==> flow/design.v <==
module bcd7seg(
  input [3:0] b,
  output reg [6:0] h
);
  always @(*) begin
    case(b)
      4'b0000: h = 7'b1000000;
      4'b0001: h = 7'b1111001;
      4'b0010: h = 7'b0100100;
      4'b0011: h = 7'b0110000;
      4'b0100: h = 7'b0011001;
      4'b0101: h = 7'b0010010;
      4'b0110: h = 7'b0000010;
      4'b0111: h = 7'b1111000;
      4'b1000: h = 7'b0000000;
      4'b1001: h = 7'b0010000;
      default: h = 7'b1111111;
    endcase
  end
endmodule
module lfsr(
  input clk,
  input rst,
  output [7:0] out,
  output [6:0] seg0,
  output [6:0] seg1
);
  reg [7:0] state;
  bcd7seg sega(
    .b(state[3:0]),
    .h(seg0)
  );
  bcd7seg segb(
    .b(state[7:4]),
    .h(seg1)
  );
  initial begin
    state = 8'b00000001;
  end
  always @(posedge clk or posedge rst) begin
    if (rst) begin
      state <= 8'b00000001;
    end else begin
      state <= {state[4] ^ state[3] ^ state[2] ^ state[0], state[7:1]};
    end
  end
  assign out = state;
endmodule
Reports on lfsr --
Tool output for the design above, in the order of the flow. Lines are those of the file above, counted from 1. Operators: Yosys type, input widths -> output width; for muxes data width and select width s. Cell names lack the library's common part. A cell with - has no value.
Design: design top lfsr, clock port clk, library sky130hd, library corner tt_025C_1v80

Elaborated design --
Source: Yosys, flattened and elaborated, memories not mapped. Widths are those after wreduce; folded enables and synchronous resets count as part of the registers. Registers that Yosys merges into a memory's read port (data or address) are not register bits. Print and check cells do not count. Equal cells are merged and count once. Yosys's memory passes give these memory sizes; they may raise the number of words (mostly to a power of two), join words into wider ones and drop unused or constant bits.
Operators by class: bitwise operators 3
Operator list (count):
- $xor 1x1->1 | 3
Bit counts: register bits after elaboration 8, bits in read-only memories 224, memories 2, output and inout bits 22
Memories:
- (name not given) | words 16, width 7, read ports 1, write ports 0, RTL line 6 | case(b)
- (name not given) | words 16, width 7, read ports 1, write ports 0, RTL line 6

Longest topological paths --
Depth = most cells in a row (Yosys ltp): at word level without a register or memory, in the mapped netlist without a sequential cell, where the memories' decode and read muxes count.
Logic depth: depth after elaboration 3, ABC_AREA 1, depth in mapped cells 6, gate-level depth less buffers 6

Mapped cells and area --
Yosys stat after the flow's synthesis: flattened, memories mapped to cells. It holds for the ABC_AREA given above (unset counts as 0); a run with the other value may have another netlist. Totals and module areas in this step are rounded.
Cells by type (count):
- dfrtp_1 | 7
- ha_1 | 10
- o21ai_1 | 15
- nand2_1 | 15
- inv_1 | 11
- nor2_1 | 8
- dfstp_2 | 1
- inv_2 | 3
- a21oi_1 | 2
- nand3_1 | 2
- o31ai_1 | 1
- o21ai_0 | 1
Synthesis totals: mapped cells 76, cell area after synthesis 573 sq um, sequential part of the area 201 sq um, mapped flip-flops 8, buffers 0

Path before layout --
OpenSTA on the mapped netlist: ideal clock, no wires. The path of least setup slack (recovery checks aside). Input and output delay are each 20% of the period. Register names are those of the netlist, which keeps one name where synthesis merged equal registers.
Timing post-synthesis: kind reg2out, start register state[0], end output port seg0[3], period 2.12 ns, launch time at the first pin 0.000 ns, arrival time 1.258 ns, setup slack 0.438 ns, path delay 1.258 ns, stages on the path 6, synthesis period reached 1.682 ns
"path delay" = arrival - input delay + setup time. A path that ends at an output port has no setup time. "stages on the path": output pins that drive a net of the path, with the launching flip-flop's if there is one; two outputs of one cell count as two. "synthesis period reached" = period - worst setup slack (recovery checks aside). The figure is calculated, with input and output delays left at 20% of the set period. The rows between start and end are the longest chain of elaborated cells between them; the timing report does not say that the signal goes this way. Where chains are equally long, one stands for them. Each line given opens the expression or statement behind the cell; cells for indexed reads and writes are added by Yosys, which also makes memories of some case tables. A memory read counts as a cell of the chain, while the word-level depth stops at memories.
Between the ends, post-synthesis: path through dfstp_2 > inv_1 > ha_1 > nand2_1 > inv_1 > o21ai_1, length of the longest elaborated chain 1, elaborated cells on any way between the ends 1, RTL lines with such cells 1, those cells by class memory (1)
RTL lines, path post-synthesis:
- start, declared | RTL line 28 | reg [7:0] state;
- start, assigned | RTL line 42 | state <= 8'b00000001;
- start, assigned | RTL line 44 | state <= {state[4] ^ state[3] ^ state[2] ^ state[0], state[7:1]};
- $mem_v2 16x7 | RTL line 6 | case(b)
- end, declared | RTL line 25 | output [6:0] seg0,

Path in the finished layout --
From the final timing report of run A: the path of least setup slack in the routed layout; clock arrival at registers is part of the times.
Timing after layout: kind reg2out, start register state[0], end output port seg0[3], period 1.78 ns, launch time at the first pin 0.23 ns, arrival time 1.48 ns, setup slack -0.05 ns, stages on the path 7
The rows between start and end are the longest chain of elaborated cells between them; the timing report does not say that the signal goes this way. Where chains are equally long, one stands for them. A memory read counts as a cell of the chain, while the word-level depth stops at memories.
Between the ends, after layout: path through dfstp_2 > inv_4 > ha_4 > nand2_4 > inv_2 > o21ai_2 > buf_2, length of the longest elaborated chain 1, elaborated cells on any way between the ends 1, RTL lines with such cells 1, those cells by class memory (1)
RTL lines, path after layout:
- start, declared | RTL line 28 | reg [7:0] state;
- start, assigned | RTL line 42 | state <= 8'b00000001;
- start, assigned | RTL line 44 | state <= {state[4] ^ state[3] ^ state[2] ^ state[0], state[7:1]};
- $mem_v2 16x7 | RTL line 6 | case(b)
- end, declared | RTL line 25 | output [6:0] seg0,

==> runs of lfsr <==
lfsr through Yosys and OpenROAD on sky130hd: 2 stored runs, unordered, with their settings and measured results. The constraints put input and output delay at 20% of the set period each and load the outputs with 0.01 pF.
By "period reached" is meant the clock period of the run minus its worst setup slack. This is arithmetic on one report: input and output delays are still those of the set period (20% each).
"time used up by the worst setup path" means the part of the period allowed to the worst setup path (the constraints hold back 20% at inputs and 20% at outputs) less its slack; where the path has registers, the arrival times of their clocks count too.
Measured values are rounded.

* Run A | settings: period_ns 1.78; CORE_UTILIZATION 17; SETUP_SLACK_MARGIN 0.13; PLACE_DENSITY_LB_ADDON 0.2; HOLD_SLACK_MARGIN -0.1; CORE_ASPECT_RATIO 0.6; CORE_MARGIN 5; TNS_END_PERCENT 50; ABC_AREA 1; GPL_TIMING_DRIVEN 1; CTS_CLUSTER_SIZE 25; SLEW_MARGIN 40; MIN_ROUTING_LAYER met2; MAX_ROUTING_LAYER met4; CAP_MARGIN 20 | results: post-synthesis cell area 573 sq um; die footprint 4670 sq um; standard-cell area of the final layout 1270 sq um; utilization 39.0%; smallest setup slack -0.052 ns; total negative slack -0.052 ns; period reached 1.832 ns; time used up by the worst setup path 1.48 ns; class of the worst setup path reg2out
* Run B | settings: period_ns 1.01; CAP_MARGIN 20; CORE_MARGIN 2; CORE_UTILIZATION 40; SLEW_MARGIN 20 | not finished: routing ended with error DPL-0038
